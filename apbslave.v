==> flow/design.v <==
`timescale 1ns / 1ps
module apbslave(
input  pclk,
input  presetn,
input  psel,
input  penable,
input  [1:0]P_ADDR,
input  pwrite,
input  [BITWIDTH-1:0]PW_DATA,
input rx,
input  [BITWIDTH-1:0]datain,
output reg[BITWIDTH-1:0]Pr_data=8'b0,
output reg P_READY=8'b1,
output [BITWIDTH-1:0]o_baud_val,
output [BITWIDTH-1:0]data_in,
output  TX_RDY,
output  RX_RDY,
output  RXOUT,
input tf_TXRDY,
input rbuff_RXRDY
);
parameter BITWIDTH=8;
reg [BITWIDTH-1:0] mem[0:3];
reg[1:0] state,next_state; reg rxout=1'b1; reg txrdy = 1'b0; reg rxrdy = 1'b0;
always @(negedge pclk, negedge presetn)begin
 if(!presetn)begin
   state<=2'b00;
 end else begin
  state<=next_state;
 case(state)
2'b00:begin
  if(!presetn)
  next_state<=2'b00;
  else
  next_state<=2'b11;
  end
2'b11 :begin
	if(pwrite && psel)begin
     next_state <= 2'b01;
	 end else if(!pwrite && psel)begin 
     next_state <= 2'b10;
 end
 end
 2'b01 : begin
  if(psel==1'b1 && pwrite==1'b1 && penable==1'b1)begin
   next_state<=2'b01; 	
  end else begin
   next_state<=2'b00;
end
end
 2'b10 : begin
  if(psel==1'b1 && pwrite==1'b0 && penable==1'b1)begin
    next_state<=2'b10;
  end else begin
    next_state<=2'b00;
  end
end  
  default: begin
   next_state <= 2'b00;
  end
  endcase  
end 
end
always@(negedge pclk)
 begin
case(state)
2'b00:begin
  end 
2'b11:begin
  P_READY = 1'b0;
  end
2'b01:begin
 mem[P_ADDR] = PW_DATA;
 P_READY = 1'b1; 
 end 
2'b10:begin
 P_READY = 1'b1;
 Pr_data = mem[P_ADDR];
 end
endcase
 mem[3] = datain;
end 
always @(negedge pclk)begin
if(rx==1'b0)
rxout=1'b0;
else
rxout=1'b1;
end
always @(negedge pclk)begin
if(tf_TXRDY==1'b1)
txrdy = 1'b1;
else
txrdy = 1'b0;
end
always @(negedge pclk)begin
if(rbuff_RXRDY==1'b1)
rxrdy = 1'b1;
else
rxrdy = 1'b0;
end
assign RXOUT = rxout; assign o_baud_val = mem[0]; assign data_in = mem[2]; assign TX_RDY = txrdy; assign RX_RDY = rxrdy;
endmodule
---- Reports on apbslave ----
What the tools print for apbslave, step after step.
Lines are those of the file above, counted from 1.
Cell names lack the library's common part.
A cell with n/a has no value.
set-up
  top module .............................. apbslave
  clock input ............................. pclk
  cell library ............................ sky130hd
  corner .................................. tt_025C_1v80

---- After elaboration ----
Yosys after proc, flatten, opt, wreduce and memory -nomap, before mapping. Print and check cells are not counted. Equal cells are merged and count once.
word-level totals
  register bits ........................... 48
  latch bits .............................. 0
  memory bits (writable) .................. 0
  memory bits (read-only) ................. 0
  clocked read ports x word width ......... 0
  memories kept ........................... 0
  input bits .............................. 26
  elaborated cells ........................ 59
operators by class
  $add $sub $neg .......................... 0
  multipliers ............................. 0
  divide/modulo/power cells ............... 0
  $lt $le $gt $ge ......................... 0
  equal/unequal tests ..................... 10
  shifts and indexed selects .............. 0
  multiplexer cells ....................... 17
  bitwise gates (word level) .............. 2
  reduce/logical cells .................... 19
operators by type and width
  kind                                          count
  2-to-1 mux 8 bit                              7
  case mux 8 bit (select 4 bit)                 1
  OR reduction 3 bit                            5
  equality test 2 bit with constant B           4
  case mux 2 bit (select 4 bit)                 1
  != test 2 bit with constant B                 3
  AND reduction 2 bit                           3
  2-to-1 mux 2 bit                              3
  logical AND 1 bit                             5
  equality test 2 x 1 -> 1 bit with constant B  2
  logical NOT 2 bit                             2
  nonzero test 4 bit                            1
  2-to-1 mux 1 bit                              4
  != test 3 bit with constant B                 1
  AND reduction 3 bit                           1
  inverter 1 bit                                2
  OR reduction 2 bit                            1
  case mux 1 bit (select 2 bit)                 1
  logical NOT 1 bit                             1

---- Depth ----
Yosys ltp: most cells in a row. Word level: on the elaborated netlist, between registers, memories and ports. Mapped: between sequential cells and ports; inverters and the memories' decode and read muxes count.
depth
  depth in word-level cells ............... 5
  ABC_AREA ................................ 0
  depth in mapped cells ................... 4
  gate-level depth less buffers ........... 4

---- Mapped cells and area ----
Yosys stat after the flow's synthesis: flattened, memories mapped to cells. It holds for the ABC_AREA given above (unset counts as 0); a run with the other value may have another netlist.
Totals and module areas in this step are rounded.
cell types
  cell type  count  area in all (um^2)
  edfxtp_1   35     1.05E+03
  dfxtp_1    11     220.211
  mux4_2     7      157.651
  ha_1       6      75.072
  dfrtn_1    2      50.048
  mux4_1     1      26.275
  and3b_2    2      20.019
  inv_1      5      18.768
  a21o_1     2      15.014
  buf_6      1      11.261
  a21boi_0   1      7.507
  nor3b_1    1      7.507
  o21bai_1   1      7.507
  a31oi_1    1      6.256
  and2_1     1      6.256
  buf_2      1      5.005
mapped netlist
  standard cells after synthesis .......... 78
  chip area (Yosys) ....................... 1685 um^2
  area of sequential cells ................ 1321 um^2
  flip-flops .............................. 48
  buffers ................................. 2

Design apbslave on sky130hd. What follows are 2 stored runs of the flow, each under its own settings; their order means nothing. The constraints put input and output delay at 20% of the set period each and load the outputs with 0.01 pF.
Results are given in rounded form.

======== job 1 ========
==> flow/run.sh <==
#!/bin/bash
# the make line also repeats the synthesis and layout settings of config.mk as NAME=value (left out here)
make -C /OpenROAD-flow-scripts/flow DESIGN_CONFIG=/design/flow/config.mk WORK_HOME=/design/flow/orfs CLKGATE_MAP_FILE= finish
==> flow/config.mk <==
export PLATFORM = sky130hd
export DESIGN_NAME = apbslave
export DESIGN_NICKNAME = apbslave
export VERILOG_FILES = /design/flow/design.v
export SDC_FILE = /design/flow/constraint.sdc
export NUM_CORES = 4
export LEC_CHECK = 0
export CAP_MARGIN = 20
export CORE_MARGIN = 2
export CORE_UTILIZATION = 40
export SETUP_SLACK_MARGIN = -0.18
export SLEW_MARGIN = 20
==> flow/constraint.sdc <==
create_clock -name core_clock -period 4.95 [get_ports {pclk}]
set_input_delay 0.9900 -clock core_clock [delete_from_list [all_inputs] [get_ports {pclk}]]
set_output_delay 0.9900 -clock core_clock [all_outputs]
set_load 0.01 [all_outputs]

-------- measured, job 1 --------
  worst hold slack ........................ 270 ps
  post-route setup TNS .................... 0 ps
  standard-cell area after layout ......... 2557 um^2
  Yosys chip area after synthesis ......... 1685 um^2
  die footprint ........................... 4749 um^2
  lowest setup slack ...................... 214 ps

======== job 2 ========
==> flow/run.sh <==
#!/bin/bash
# the make line also repeats the synthesis and layout settings of config.mk as NAME=value (left out here)
make -C /OpenROAD-flow-scripts/flow DESIGN_CONFIG=/design/flow/config.mk WORK_HOME=/design/flow/orfs CLKGATE_MAP_FILE= finish
==> flow/config.mk <==
export PLATFORM = sky130hd
export DESIGN_NAME = apbslave
export DESIGN_NICKNAME = apbslave
export VERILOG_FILES = /design/flow/design.v
export SDC_FILE = /design/flow/constraint.sdc
export NUM_CORES = 4
export LEC_CHECK = 0
export CAP_MARGIN = 20
export CORE_MARGIN = 2
export CORE_UTILIZATION = 15
export CTS_CLUSTER_SIZE = 83
export GPL_TIMING_DRIVEN = 1
export PLACE_DENSITY_LB_ADDON = 0.09
export SETUP_SLACK_MARGIN = 0.83
export SLEW_MARGIN = 20
==> flow/constraint.sdc <==
create_clock -name core_clock -period 5.02 [get_ports {pclk}]
set_input_delay 1.0040 -clock core_clock [delete_from_list [all_inputs] [get_ports {pclk}]]
set_output_delay 1.0040 -clock core_clock [all_outputs]
set_load 0.01 [all_outputs]

-------- measured, job 2 --------
  worst hold slack ........................ 279 ps
  Yosys chip area after synthesis ......... 1685 um^2
  post-route setup TNS .................... 0 ps
  die footprint ........................... 12100 um^2
  lowest setup slack ...................... 568 ps
  standard-cell area after layout ......... 2670 um^2
