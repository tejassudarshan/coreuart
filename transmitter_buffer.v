==> flow/design.v <==
`timescale 1ns/1ps
module buffer_t( tClk, tdataIn,tRD, tWR, tpaddr, tdataOut,tRst,tEMPTY,ttxrdy); 
 input  tClk,tRD,tWR,tRst;
 input [1:0]tpaddr;
 output  tEMPTY,ttxrdy; 
 input [8-1:0]tdataIn;
 output reg[8-1:0] tdataOut;   
 assign tEMPTY = (!tWR && tRD)? 1'b0:1'b1;  
 assign ttxrdy = (!tRst)? 1'b0:1'b1;  
reg[8-1:0]mem[3:0];
always @(posedge tClk)
begin
if(tRst)begin
  if(tWR && !tRD)begin 
   mem[tpaddr]=tdataIn;        
  end
else if(tRD)begin
 tdataOut=mem[tpaddr];       
end
else;
end
end
endmodule
# ---- From RTL to reports: buffer_t
# The steps from the RTL of buffer_t to its reports follow in flow order.
# Lines are those of the file above, counted from 1.
# Operators: Yosys type, input widths -> output width; for muxes data width and select width s.
# Library cell names are shortened.
# Not given: n/a
dict set report setup {
  design {buffer_t}
  clk_port {tClk}
  cell_library {sky130hd}
  pvt_corner {tt_025C_1v80}
}

# ---- Elaborated design
# Yosys after proc, flatten, opt, wreduce and memory -nomap, before mapping. Print and check cells are not counted. Equal cells are merged and count once.
dict set report classes {
  n_eq 3
  n_mux 7
  n_logic 5
  n_reduce_logical 14
}
# op count
set ops {}
lappend ops {{$pmux 8 s4} 1}
lappend ops {{$mux 8} 4}
lappend ops {{$reduce_and 3->1} 5}
lappend ops {{$reduce_or 3->1} 4}
lappend ops {{$not 1->1} 5}
lappend ops {{$eq 2x2->1 const B} 2}
lappend ops {{$logic_and 1x1->1} 2}
lappend ops {{$logic_not 1->1} 2}
lappend ops {{$eq 2x1->1 const B} 1}
lappend ops {{$logic_not 2->1} 1}
lappend ops {{$mux 1} 2}
dict set report bits {
  regBits 40
  out_inout_bits 10
  wordCells 34
}

# ---- Depth
# Longest topological path by Yosys (ltp), each cell counted once; first at word level (registers and memories cut), then after technology mapping (sequential cells cut; the memories' decode and read muxes count).
dict set report logic_depth {
  ltp_word 4
  ABC_AREA 0
  ltp_mapped 2
  depth_no_buf 2
}

# ---- Netlist
# Yosys stat after the flow's synthesis: flattened, memories mapped to cells. It holds for the ABC_AREA given above (unset counts as 0); a run with the other value may have another netlist.
# The area totals of this step are shown rounded.
# cell_type count area_total_um2
set types {}
lappend types {edfxtp_1 40 1.2E+03}
lappend types {mux4_2 5 112.608}
lappend types {mux4_1 3 78.826}
lappend types {nor4b_1 2 17.517}
lappend types {buf_6 1 11.261}
lappend types {nor4bb_1 1 10.01}
lappend types {buf_4 1 7.507}
lappend types {and2_1 1 6.256}
lappend types {nand2b_1 1 6.256}
lappend types {nor4_1 1 6.256}
lappend types {buf_2 1 5.005}
lappend types {nand2_1 1 3.754}
dict set report synth_totals {
  cell_count 58
  synth_area_um2 1466
  seqArea_um2 1201
  flip_flops 40
  n_buf 3
}

# ---- Worst setup path after synthesis
# Source: OpenSTA report_checks on the synthesized netlist (no wires, ideal clock, input and output delay 20% of the period each), path of least setup slack; recovery checks are left aside. Register names are those of the netlist, which keeps one name where synthesis merged equal registers.
dict set report synth_path {
  kind {input -> register}
  startpoint {input tpaddr[1]}
  endpoint {register mem[1][0]}
  tclk_ns 2.66
  in_delay_ns 0.532
  setup_ns 0.398
  arrival_time_ns 1.697
  t_required_ns 2.262
  path_slack_ns 0.565
  path_delay_ns 1.563
  stages 2
  n_path_buf 1
  period_less_setup_slack_ns 2.095
}
# "path_delay_ns" = arrival - input delay + setup time.
# "stages" counts driving pins, that of a launching flip-flop among them; a cell with two outputs on the path counts twice.
# "period_less_setup_slack_ns" = period - worst setup slack (recovery checks aside). The figure is calculated, with input and output delays left at 20% of the set period.
# Between the ends stands the longest chain of elaborated cells between them, by number of cells; it is not shown to be the way that was timed. Of several equally long chains one is given.
# Each line given opens the expression or statement behind the cell; cells for indexed reads and writes are added by Yosys, which also makes memories of some case tables.
# Only ways into the end's enable, where the timed path ends, are counted here.
dict set report synth_via {
  path_cell_list {buf_2 > nor4b_1}
  elab_chain_cells 4
  cone_cells 6
  classes_between {eq/ne (2); logic (1); reduce/logical (3)}
}
# item line
set synth_lines {}
lappend synth_lines {{start: declaration} 4} ;# input [1:0]tpaddr;
lappend synth_lines {{$eq 2x2->1} 15} ;# mem[tpaddr]=tdataIn;
lappend synth_lines {{$reduce_or 3->1} n/a}
lappend synth_lines {{$not 1->1} n/a}
lappend synth_lines {{$reduce_and 3->1} n/a}
lappend synth_lines {{end: assignment} 15}
lappend synth_lines {{end: declaration} 10} ;# reg[8-1:0]mem[3:0];

# ---- Worst path after layout
# From the final timing report of job 1: the path of least setup slack in the routed layout; clock arrival at registers is part of the times.
dict set report layout_path {
  kind {input -> output}
  startpoint {input tWR}
  endpoint {output tEMPTY}
  tclk_ns 2.15
  in_delay_ns 0.43
  output_delay_ns 0.43
  arrival_time_ns 1.27
  t_required_ns 1.72
  path_slack_ns 0.45
  stages 3
  n_path_buf 2
}
# Between the ends stands the longest chain of elaborated cells between them, by number of cells; it is not shown to be the way that was timed. Of several equally long chains one is given.
dict set report layout_via {
  path_cell_list {clkdlybuf4s50_1 > nand2b_1 > dlygate4sd2_1}
  elab_chain_cells 3
  cone_cells 3
  cone_lines 1
  classes_between {mux (1); reduce/logical (2)}
}
# item line
set layout_lines {}
lappend layout_lines {{start: declaration} 3} ;# input  tClk,tRD,tWR,tRst;
lappend layout_lines {{$logic_not 1->1} 8} ;# assign tEMPTY = (!tWR && tRD)? 1'b0:1'b1;
lappend layout_lines {{$logic_and 1x1->1} 8}
lappend layout_lines {{$mux 1} 8}
lappend layout_lines {{end: declaration} 5} ;# output  tEMPTY,ttxrdy;

# Record of 2 stored runs of the RTL-to-layout flow on buffer_t, platform sky130hd. The runs are unordered. Constraints: input delay and output delay 20% of the set period each, output load 0.01 pF.
# "period_reached_ns" is the run's clock period less its worst setup slack. It is reckoned from that one timing run; input and output delays stay at 20% of the period that was set.
# "timing.worst_path_ns" = time allowed to the worst setup path (clock period - input delay - output delay, where it has them) - its slack; a late launch clock adds to it, a late capture clock takes from it.
# "power_total_w" is the tool's figure for a default switching activity; nothing was simulated.
# Results are given in rounded form.
run="job 1" settings period_ns=2.15 SETUP_SLACK_MARGIN=0.34 CAP_MARGIN=20 CORE_MARGIN=2 CORE_UTILIZATION=40 SLEW_MARGIN=20
run="job 1" results yosys.chip_area_um2=1466 die_footprint_um2=4166 post_route_stdcell_area_um2=1943 layout_utilization_pct=56.9 setup_ws_ns=0.455 tns_setup_ns=0.000 holdWs_ns=0.640 power_total_w=0.001455 period_reached_ns=1.695 timing.worst_path_ns=0.84 timing.worst_path_kind="input -> output"
run="job 2" settings period_ns=3.01 CORE_UTILIZATION=66 SETUP_SLACK_MARGIN=0.77 PLACE_DENSITY_LB_ADDON=0.16 CORE_MARGIN=9 CELL_PAD_IN_SITES_GLOBAL_PLACEMENT=2 CELL_PAD_IN_SITES_DETAIL_PLACEMENT=1 ABC_AREA=1 GPL_TIMING_DRIVEN=1 CAP_MARGIN=30 MIN_ROUTING_LAYER="met2" MAX_ROUTING_LAYER="met5" SLEW_MARGIN=20
run="job 2" outcome="not finished: placement ended with error FLW-0024"
