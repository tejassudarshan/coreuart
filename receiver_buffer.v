==> flow/design.v <==
`timescale 1ns/1ps
module buffer_r( Clk, dataIn,RD, WR, rpaddr, dataOut, Rst,EMPTY); 
input  Clk,RD,WR,Rst;
input [1:0]rpaddr;
output  EMPTY; 
input [8-1:0]dataIn;
output reg[8-1:0] dataOut;
  assign EMPTY = (RD && !Rst)? 1'b1:1'b0;   
reg[8-1:0]mem[3:0];
always @(posedge Clk)
begin
 if(!Rst)begin
   if(WR && !RD) 
     mem[rpaddr]=dataIn;      
 else if(RD && !WR)
     dataOut=mem[rpaddr];      
else
     dataOut=8'b0;
end
end
endmodule
# Step by step through the tools: buffer_r
# The steps from the RTL of buffer_r to its reports follow in flow order.
# Lines are those of the file above, counted from 1.
# The mark -- stands for no value.
# design
design	buffer_r
clock_port	Clk
library	sky130hd
lib_corner	tt_025C_1v80

# Word level
# Source: Yosys, flattened and elaborated. Widths are those after wreduce. Registers that Yosys merges into a memory's read port (data or address) are not register bits. Print and check cells do not count. Equal cells are merged and count once.
# bits
ff_bits	40
inputBits	14
output_inout_bits	9
elab_cells	36
# op_classes
equal	3
mux	6
logic	6
n_reduce_logical	16
# ops
cell	n
8-bit parallel mux with 4-bit select	1
8-bit 2-to-1 mux	4
3-bit AND reduction	4
3-bit OR reduction	4
1-bit inverter	6
2-bit == test (second input constant)	2
1-bit logical AND	3
1-bit logical NOT	3
2-bit by 1-bit == test with 1-bit output (second input constant)	1
2-bit logical NOT	1
2-bit AND reduction	1
1-bit 2-to-1 mux	1

# Longest topological paths
# Yosys ltp: most cells in a row. Word level: on the elaborated netlist, between registers, memories and ports. Mapped: between sequential cells and ports; inverters and the memories' decode and read muxes count.
# depth
word_depth	4
ABC_AREA	0
depth_mapped	3
depth_no_buf	2

# Synthesis result
# The flow's flattened synthesis, as Yosys stat reports it; memories are mapped. The netlist is that of the ABC_AREA named above (0 if unset); the other value can give another one.
# The area totals of this step are shown rounded.
# synth_totals
stdcells	78
yosys_area_um2	1510
sequential_area_um2	1200
ffs	40
buf_cells	3
# types
cell_type	n	type_area_um2
sky130_fd_sc_hd__edfxtp_1	40	1.2E+03
sky130_fd_sc_hd__mux2i_1	16	160.154
sky130_fd_sc_hd__o22ai_1	8	50.048
sky130_fd_sc_hd__buf_6	1	11.261
sky130_fd_sc_hd__buf_2	2	10.01
sky130_fd_sc_hd__and3b_1	1	8.758
sky130_fd_sc_hd__nor4b_1	1	8.758
sky130_fd_sc_hd__or3b_1	1	8.758
sky130_fd_sc_hd__nand3b_1	1	7.507
sky130_fd_sc_hd__nor3b_1	1	7.507
sky130_fd_sc_hd__and2_1	1	6.256
sky130_fd_sc_hd__and3_1	1	6.256
sky130_fd_sc_hd__nor2b_1	1	6.256
sky130_fd_sc_hd__a21oi_1	1	5.005
sky130_fd_sc_hd__inv_1	1	3.754
sky130_fd_sc_hd__nor2_1	1	3.754

# Path before layout
# Source: OpenSTA report_checks on the synthesized netlist (no wires, ideal clock, input and output delay 20% of the period each), path of least setup slack; recovery checks are left aside. Register names are those of the netlist, which keeps one name where synthesis merged equal registers.
# synth_path
kind	input-to-reg
start	in rpaddr[1]
end	reg mem[0][0]
clock_period_ns	2.03
in_delay_ns	0.406
setup_ns	0.373
t_first_pin_ns	0.406
arrival_time_ns	1.167
required_time_ns	1.657
path_slack_ns	0.490
path_delay_ns	1.134
driving_pins	2
path_buffers	0
period_less_setup_slack_ns	1.54
# "path_delay_ns" is the arrival time less input delay plus setup time.
# "driving_pins": output pins that drive a net of the path, with the launching flip-flop's if there is one; two outputs of one cell count as two.
# "period_less_setup_slack_ns" = period - worst setup slack (recovery checks aside). The figure is calculated, with input and output delays left at 20% of the set period.
# The rows between start and end are the longest chain of elaborated cells between them; the timing report does not say that the signal goes this way. Where chains are equally long, one stands for them.
# Each line given opens the expression or statement behind the cell; cells for indexed reads and writes are added by Yosys, which also makes memories of some case tables.
# The path ends at the enable pin of a flip-flop; only ways to that pin are counted.
# synth_via
cell_sequence	sky130_fd_sc_hd__nor4b_1 sky130_fd_sc_hd__nor2b_1
elab_chain_len	4
cone_cells	6
classes_between	3 x eq/ne; 1 x logic; 2 x reduce/logical
# synth_lines
element	line	text
from (decl)	4	input [1:0]rpaddr;
2-bit == test	14	mem[rpaddr]=dataIn;
3-bit OR reduction	--
1-bit inverter	--
3-bit AND reduction	--
to (assign)	14
to (decl)	9	reg[8-1:0]mem[3:0];

# Worst path after layout
# Path of least setup slack in the final report of record 1 (OpenROAD, finished layout, wires in). Where an end is a register, its clock arrival counts in the times.
# layout_path
kind	reg-to-output
start	reg dataOut[0]
end	out dataOut[0]
clock_period_ns	1.03
output_delay_ns	0.21
t_first_pin_ns	0.28
arrival_time_ns	0.80
required_time_ns	0.82
path_slack_ns	0.03
driving_pins	2
path_buffers	1
# layout_via
cell_sequence	sky130_fd_sc_hd__edfxtp_1 sky130_fd_sc_hd__buf_2
elab_chain_len	0
cone_cells	0
lines_between	0
# layout_lines
element	line	text
from (decl)	7	output reg[8-1:0] dataOut;
from (assign)	16	dataOut=mem[rpaddr];
from (assign)	18	dataOut=8'b0;
to (decl)	7

# 2 stored runs of buffer_r in the flow (synthesis by Yosys, layout by OpenROAD, sky130hd cells), in arbitrary order. Constraints: input delay and output delay 20% of the set period each, output load 0.01 pF.
# "achieved_clock_period_ns" = clock period - worst setup slack. The figure is calculated, with input and output delays left at 20% of the set period.
# "timing.worst_path_ns" means the part of the period allowed to the worst setup path (the constraints hold back 20% at inputs and 20% at outputs) less its slack; where the path has registers, the arrival times of their clocks count too.
# "power_total_uw": no workload was simulated; the value follows from the tool's default switching activity.
# Results are given in rounded form.
# Among the settings, -- means not set for that run.
# Among the results, -- means that no value is shown for the run.
run	period_ns	CAP_MARGIN	CORE_MARGIN	CORE_UTILIZATION	SLEW_MARGIN	SETUP_SLACK_MARGIN	PLACE_DENSITY	ABC_AREA	CTS_CLUSTER_SIZE	hold_worst_slack_ns	stdcell_area_um2	die_area_um2	timing.worst_path_ns	path_kind	achieved_clock_period_ns	ys_area_um2	final_setup_ws_ns	tns_ns	post_route_util_pct	power_total_uw
record 1	1.03	20	2	40	20	--	--	--	--	0.426	1970	4270	0.80	reg-to-output	1.004	1510	0.026	0.000	54.2	3330
record 2	1.09	25	2	70	20	0.16	0.67	0	77	--	--	--	--	--	--	--	--	--	--	--
# Record 2: stopped before the end: clock tree synthesis reported DPL-0033
